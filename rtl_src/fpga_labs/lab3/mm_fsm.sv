==> flow/design.v <==
module mm_fsm
  # (parameter N=4,                                 
               DW=2)
    (input clk,
     input rst,
     output logic mem_wr_en,
     output logic [$clog2(N)-1:0] rd_addr,
     output logic [$clog2(N)-1:0] wr_addr,
     input start,
     output logic init,
	 output logic shift_en
     );
logic [$clog2(N):0] wr_count_reg;
logic [$clog2(N):0] wr_count;
always@(posedge clk)
begin
  if (rst) begin
    init <= 0;
  end else begin
    if (start && rd_addr == 0) init <= 1;
	else init <= 0;
  end
end
always@(posedge clk)
begin
  if (rst) begin
    rd_addr   <= 0;
  end else begin
    if (start && rd_addr < N) rd_addr   <= rd_addr + 1'b1;
	else if (rd_addr == N) rd_addr <= 0;
  end
end
  assign mem_wr_en = wr_count_reg != 0 ? 1'b1 : 1'b0;
  always@(posedge clk) begin
    if (rst) begin
      wr_count <= 'b0;
    end else begin
      if (wr_count == N) wr_count <= 'b0;
      else if (wr_count == 0 && rd_addr != N) wr_count <= 'b0;
      else            wr_count <= wr_count + 1'b1;
    end
  end
  always@(posedge clk) begin
    if (rst) begin
      wr_count_reg <= 'b0;
    end else begin
      wr_count_reg <= wr_count;
    end
  end
  always@(posedge clk) begin
    if (rst) begin
      shift_en <= 'b0;
    end else begin
	  if (wr_count == 1) shift_en <= 'b1;
	  else if (wr_count == N) shift_en <= 'b0;
    end
  end
  always@(posedge clk)
  begin
    if (rst) begin
      wr_addr   <= 0;
    end else begin
      if (wr_count_reg != 0) wr_addr   <= wr_addr + 1'b1;
    end
  end
endmodule
== Reports on mm_fsm ==
The steps from the RTL of mm_fsm to its reports follow in flow order.
Lines are those of the file above, counted from 1.
Operators: Yosys type, input widths -> output width; for muxes data width and select width s.
Library cell names are shortened.
The mark - stands for no value.

* Top module: mm_fsm
* Clock port: clk
* Cell library: sky130hd
* Timing corner: tt_025C_1v80

== Word-level counts ==
Counts by Yosys on the flattened word-level netlist (proc, flatten, opt, wreduce; memories kept). Register bits leave out memories and registers merged into their read ports (data or address). Print and check cells are left out. Cells with the same type and inputs are merged into one.

* Output and inout port bits: 7
* Bits in registers: 12
* Input port bits: 3

* Reductions and logical operators: 7
* Mux-type cells: 5
* Add/subtract/negate cells: 3
* Eq/ne operators: 2
* Order comparisons: 1

{| class="wikitable"
|+ Operator list
! cell !! number
|-
| $add 2x1->2 const B || 2
|-
| $mux 1 || 4
|-
| $lt 2x3->1 const B || 1
|-
| $add 3x1->3 const B || 1
|-
| $eq 3x1->1 const B || 1
|-
| $eq 3x3->1 const B || 1
|-
| $logic_not 3->1 || 1
|-
| $reduce_bool 3->1 || 1
|-
| $reduce_or 3->1 || 1
|-
| $logic_and 1x1->1 || 2
|-
| $logic_not 2->1 || 1
|-
| $reduce_bool 2->1 || 1
|-
| $mux 2 || 1
|}

== Depth ==
Depth = most cells in a row (Yosys ltp): at word level without a register or memory, in the mapped netlist without a sequential cell, where the memories' decode and read muxes count.

* Word-level depth: 3
* ABC_AREA: 0
* Mapped depth: 4

== Synthesis result ==
The flow's flattened synthesis, as Yosys stat reports it; memories are mapped. The netlist is that of the ABC_AREA named above (0 if unset); the other value can give another one.

* Standard cells after synthesis: 44
* Flip-flop cells: 12
* Sequential area: 0.0002402 mm²
* Synthesis area: 0.0004567 mm²
* Buffer cells: 1

{| class="wikitable"
|+ Cells by type
! cell type !! number !! total area (µm²)
|-
| dfxtp_1 || 12 || 240.23
|-
| ha_1 || 4 || 50.048
|-
| nor2_1 || 6 || 22.522
|-
| xnor2_1 || 2 || 17.517
|-
| inv_1 || 4 || 15.014
|-
| mux2_4 || 1 || 15.014
|-
| nor3_1 || 3 || 15.014
|-
| nor2b_1 || 2 || 12.512
|-
| a21bo_2 || 1 || 10.01
|-
| mux2i_1 || 1 || 10.01
|-
| o31a_1 || 1 || 8.758
|-
| nor3b_1 || 1 || 7.507
|-
| or3_2 || 1 || 7.507
|-
| nand2b_1 || 1 || 6.256
|-
| nor4_1 || 1 || 6.256
|-
| a21oi_1 || 1 || 5.005
|-
| clkbuf_1 || 1 || 3.754
|-
| nand2_1 || 1 || 3.754
|}

== Worst setup path after synthesis ==
OpenSTA on the mapped netlist: ideal clock, no wires. The path of least setup slack (recovery checks aside). Input and output delay are each 20% of the period. Register names are those of the netlist, which keeps one name where synthesis merged equal registers.

* Path kind: reg-to-output
* Start point: register wr_count_reg[1]
* End point: output mem_wr_en
* Path delay: 0.795 ns
* Slack: 0.197 ns
* Data required time: 0.992 ns
* Period: 1.24 ns
* Stages on the path: 2
* Time at the first pin: 0.000 ns
* Arrival time: 0.795 ns
* External output delay: 0.248 ns
* Period reached after synthesis: 1.043 ns

"path delay" = arrival - input delay + setup time.
At an output port there is no setup time.
"stages on the path" counts driving pins, that of a launching flip-flop among them; a cell with two outputs on the path counts twice.
"period reached after synthesis" is the clock period less the worst setup slack; recovery checks do not enter. This is arithmetic on one report: input and output delays are still those of the set period (20% each).
Between the ends stands the longest chain of elaborated cells between them, by number of cells; it is not shown to be the way that was timed. Of several equally long chains one is given.
Each line given opens the expression or statement behind the cell; cells for indexed reads and writes are added by Yosys, which also makes memories of some case tables.

* Cells stage by stage: dfxtp_1 or3_2
* Length of the longest elaborated chain: 2
* Elaborated cells on any way between the ends: 2
* Classes of those cells: mux: 1; reduce/logical: 1

{| class="wikitable"
|+ Ends and longest elaborated chain, after synthesis
! item !! RTL line !! source
|-
| start: declaration || 13 || <nowiki>logic [$clog2(N):0] wr_count_reg;</nowiki>
|-
| start: assignment || 45 || <nowiki>wr_count_reg <= 'b0;</nowiki>
|-
| start: assignment || 47 || <nowiki>wr_count_reg <= wr_count;</nowiki>
|-
| $reduce_bool 3->1 || 33 || <nowiki>assign mem_wr_en = wr_count_reg != 0 ? 1'b1 : 1'b0;</nowiki>
|-
| $mux 1 || 33 ||
|-
| end: declaration || 6 || <nowiki>output logic mem_wr_en,</nowiki>
|}

== Path in the finished layout ==
From the final timing report of run 2: the path of least setup slack in the routed layout; clock arrival at registers is part of the times.

* Path kind: reg-to-output
* Start point: register wr_count_reg[0]
* End point: output mem_wr_en
* External output delay: 0.22 ns
* Data required time: 0.88 ns
* Time at the first pin: 0.26 ns
* Stages on the path: 3
* Arrival time: 1.08 ns
* Period: 1.1 ns
* Slack: -0.20 ns

Between the ends stands the longest chain of elaborated cells between them, by number of cells; it is not shown to be the way that was timed. Of several equally long chains one is given.

* Cells stage by stage: dfxtp_2 or3_4 buf_6
* Length of the longest elaborated chain: 2
* Elaborated cells on any way between the ends: 2
* Classes of those cells: mux: 1; reduce/logical: 1

{| class="wikitable"
|+ Ends and longest elaborated chain, after layout
! item !! RTL line !! source
|-
| start: declaration || 13 || <nowiki>logic [$clog2(N):0] wr_count_reg;</nowiki>
|-
| start: assignment || 45 || <nowiki>wr_count_reg <= 'b0;</nowiki>
|-
| start: assignment || 47 || <nowiki>wr_count_reg <= wr_count;</nowiki>
|-
| $reduce_bool 3->1 || 33 || <nowiki>assign mem_wr_en = wr_count_reg != 0 ? 1'b1 : 1'b0;</nowiki>
|-
| $mux 1 || 33 ||
|-
| end: declaration || 6 || <nowiki>output logic mem_wr_en,</nowiki>
|}

Subject: mm_fsm on sky130hd, stored results

Hello all,

Design mm_fsm on sky130hd. What follows are 2 stored runs of the flow, each under its own settings; their order means nothing. The constraints put input and output delay at 20% of the set period each and load the outputs with 0.01 pF.
"achieved clock period" is the run's clock period less its worst setup slack. It is reckoned from that one timing run; input and output delays stay at 20% of the period that was set.
By "power" is meant OpenSTA's value without simulated activity: inputs other than the clock are taken to toggle once in ten clock periods, and the tool carries that through the logic.

=== Run 1 ===
{| class="wikitable"
! Setting !! Value
|-
| period_ns || 0.833
|-
| CORE_UTILIZATION || 67
|-
| SETUP_SLACK_MARGIN || 0.02
|-
| PLACE_DENSITY_LB_ADDON || 0.09
|-
| CELL_PAD_IN_SITES_GLOBAL_PLACEMENT || 1
|-
| CELL_PAD_IN_SITES_DETAIL_PLACEMENT || 1
|-
| CAP_MARGIN || 35
|-
| MAX_ROUTING_LAYER || met4
|-
| CORE_MARGIN || 2
|-
| SLEW_MARGIN || 20
|}
Not finished: floorplanning ended with error PDN-0185.

=== Run 2 ===
{| class="wikitable"
! Setting !! Value
|-
| period_ns || 1.1
|-
| SETUP_SLACK_MARGIN || 0.09
|-
| CAP_MARGIN || 20
|-
| CORE_MARGIN || 2
|-
| CORE_UTILIZATION || 40
|-
| SLEW_MARGIN || 20
|-
! Result !! Value
|-
| Setup TNS || -0.273 ns
|-
| Achieved clock period || 1.304 ns
|-
| Worst setup slack after layout || -0.204 ns
|-
| Yosys chip area after synthesis || 0.0004567 mm²
|-
| Final worst hold slack || 0.460 ns
|-
| Utilization after routing || 64.5 %
|-
| Die outline area || 0.0014281 mm²
|-
| Power || 0.0007889 W
|}

Thanks
