==> flow/design.v <==
module vector_mult
  # (parameter N=4,
               DW=2 )
    (input clk,
     input rst,
     output reg [(2*DW + $clog2(N))-1:0] result,
     input [DW -1:0] vect_a,
     input [DW -1:0] vect_b,
     input init
     );
always@(posedge clk)
begin
  if (rst) begin
    result   <= 0;
  end else begin
    if (init) result <= vect_a*vect_b;
    else      result <= result + vect_a*vect_b;
  end
end
endmodule
Reports on vector_mult
The steps from the RTL of vector_mult to its reports follow in flow order.
Line numbers count from 1 in the design file above.
Operators: Yosys type, input widths -> output width; for muxes data width and select width s.
Library cell names are shortened.
{ "inputs": {"top_module": "vector_mult", "clock_port": "clk", "library": "sky130hd", "pvt_corner": "tt_025C_1v80"} }

Elaborated design
Yosys after proc, flatten, opt, wreduce and memory -nomap, before mapping. Enables and synchronous resets that opt folds into registers are not counted as muxes. Memory bits, and registers merged into a memory's read port (data or address), are not among the register bits. Print and check cells are not counted. Equal cells are merged and count once.
{ "bits": {"reg_bits": 6, "latchBits": 0, "ramBits": 0, "rom_bits": 0, "clocked_rd_ports_x_width": 0, "mem_count": 0, "in_bits": 7, "output_inout_bits": 6, "elab_cells": 4} }
{ "op_classes": {"add_sub_neg": 1, "multipliers": 1, "n_div": 0, "n_cmp": 0, "eq_ne": 0, "shift": 0, "mux": 1, "bitwise": 0, "reduce_logical": 0} }
{ "ops": {"columns": ["op", "n"], "rows": [
  ["$mul 2x2->4", 1],
  ["$add 6x4->6", 1],
  ["$mux 6", 1]
]} }

Longest topological paths
Depth = most cells in a row (Yosys ltp): at word level without a register or memory, in the mapped netlist without a sequential cell, where the memories' decode and read muxes count.
{ "logic_depth": {"word_depth": 3, "abc_area": 0, "depth_mapped": 8} }

Synthesis result
Yosys stat after the flow's synthesis: flattened, memories mapped to cells. It holds for the ABC_AREA given above (unset counts as 0); a run with the other value may have another netlist.
{ "by_type": {"columns": ["cell", "n"], "rows": [
  ["dfxtp_1", 6],
  ["ha_1", 6],
  ["and2_1", 4],
  ["inv_1", 6],
  ["a21oi_1", 4],
  ["fa_1", 1],
  ["mux2i_1", 2],
  ["nor2_1", 4],
  ["nor4b_2", 1],
  ["nor2b_4", 1],
  ["o22ai_2", 1],
  ["nand3_1", 2],
  ["nor3_1", 2],
  ["nor3_2", 1],
  ["a21oi_2", 1],
  ["o21ai_2", 1],
  ["xnor2_1", 1],
  ["nor3b_1", 1]
]} }
Other cell types: 6; their cells: 6.
{ "mapped": {"stdcells": 51, "area_um2": 454.2, "ffs": 6, "n_buf": 2} }

Path before layout
Path of least setup slack by OpenSTA after synthesis, without wires, with an ideal clock, recovery checks aside; 20% of the period is set as input and as output delay. Where synthesis merged equal registers, the netlist keeps one of their names.
{ "synth_path": {"kind": "input -> register", "from": "input port vect_a[0]", "to": "register result[4]", "tclk_ns": 2.75, "setup_time_ns": 0.087, "t_first_pin_ns": 0.550, "arrival_time_ns": 1.979, "required_time_ns": 2.663, "setup_slack_ns": 0.683, "path_delay_ns": 1.516, "driving_pins": 8, "period_less_setup_slack_ns": 2.067} }
"path_delay_ns" is the arrival time less input delay plus setup time.
"driving_pins": output pins that drive a net of the path, with the launching flip-flop's if there is one; two outputs of one cell count as two.
"period_less_setup_slack_ns" = period - worst setup slack (recovery checks aside). The figure is calculated, with input and output delays left at 20% of the set period.
The rows between start and end are the longest chain of elaborated cells between them; the timing report does not say that the signal goes this way. Where chains are equally long, one stands for them.
Each line given opens the expression or statement behind the cell; cells for indexed reads and writes are added by Yosys, which also makes memories of some case tables.
A register here has more assigning lines than the two given.
{ "synth_between": {"cell_sequence": "and2_1 ha_1 ha_1 ha_1 nor2b_4 o21ai_2 a21oi_1 nor4b_2", "elab_chain_cells": 3, "cells_between": 3} }
{ "synth_rtl": {"columns": ["element", "line_no", "rtl"], "rows": [
  ["start: declaration", 7, "input [DW -1:0] vect_a,"],
  ["$mul 2x2->4", 17, "else      result <= result + vect_a*vect_b;"],
  ["$add 6x4->6", 17, null],
  ["$mux 6", 16, "if (init) result <= vect_a*vect_b;"],
  ["end: assignment", 16, null],
  ["end: assignment", 17, null],
  ["end: declaration", 6, "output reg [(2*DW + $clog2(N))-1:0] result,"]
]} }

Timing after layout
Path of least setup slack in the final report of record 2 (OpenROAD, finished layout, wires in). Where an end is a register, its clock arrival counts in the times.
{ "layout_path": {"kind": "input -> register", "from": "input port vect_a[0]", "to": "register result[4]", "tclk_ns": 1.95, "setup_time_ns": 0.09, "t_first_pin_ns": 0.39, "arrival_time_ns": 1.86, "required_time_ns": 2.10, "setup_slack_ns": 0.24, "driving_pins": 9} }
The rows between start and end are the longest chain of elaborated cells between them; the timing report does not say that the signal goes this way. Where chains are equally long, one stands for them.
A register here has more assigning lines than the two given.
{ "layout_between": {"cell_sequence": "buf_6 and2_4 ha_4 ha_4 ha_4 nor2b_4 o21ai_2 a21oi_2 nor4b_2", "elab_chain_cells": 3, "cells_between": 3} }
{ "layout_rtl": {"columns": ["element", "line_no", "rtl"], "rows": [
  ["start: declaration", 7, "input [DW -1:0] vect_a,"],
  ["$mul 2x2->4", 17, "else      result <= result + vect_a*vect_b;"],
  ["$add 6x4->6", 17, null],
  ["$mux 6", 16, "if (init) result <= vect_a*vect_b;"],
  ["end: assignment", 16, null],
  ["end: assignment", 17, null],
  ["end: declaration", 6, "output reg [(2*DW + $clog2(N))-1:0] result,"]
]} }

--- measured runs ---
2 stored runs of vector_mult in the flow (synthesis by Yosys, layout by OpenROAD, sky130hd cells), in arbitrary order. Constraints: input delay and output delay 20% of the set period each, output load 0.01 pF.
"achieved clock period (ns)" is the run's clock period less its worst setup slack. It is reckoned from that one timing run; input and output delays stay at 20% of the period that was set.
By "worst setup path time (ns)" is meant the share of the clock period that the worst setup path is allowed (20% is reserved at inputs, 20% at outputs), minus its slack. Clock arrival times at its registers enter into it.
"finish__power__total": no workload was simulated; the value follows from the tool's default switching activity.

settings of record 1
{
  "period_ns": 3.33,
  "CORE_UTILIZATION": 53,
  "SETUP_SLACK_MARGIN": 1.0,
  "PLACE_DENSITY_LB_ADDON": 0.07,
  "CORE_ASPECT_RATIO": 1.52,
  "CORE_MARGIN": 10,
  "TNS_END_PERCENT": 70,
  "MIN_ROUTING_LAYER": "met1",
  "CAP_MARGIN": 20,
  "SLEW_MARGIN": 20
}
report of record 1: did not finish, floorplan, PDN-0185

settings of record 2
{
  "period_ns": 1.95,
  "SETUP_SLACK_MARGIN": 0.43,
  "CAP_MARGIN": 20,
  "CORE_MARGIN": 2,
  "CORE_UTILIZATION": 40,
  "SLEW_MARGIN": 20
}
report of record 2
yosys chip area after synthesis (um^2): 454.2
finish__design__die__area: 1420.9
finish__design__instance__area__stdcell: 743.2
finish__design__instance__utilization: 0.6875
finish__timing__setup__ws: 0.238
finish__timing__setup__tns: 0.000
finish__timing__hold__ws: 0.532
finish__power__total: 3.774e-04
achieved clock period (ns): 1.712
worst setup path time (ns): 1.32
worst setup path kind: input -> register
--- end ---
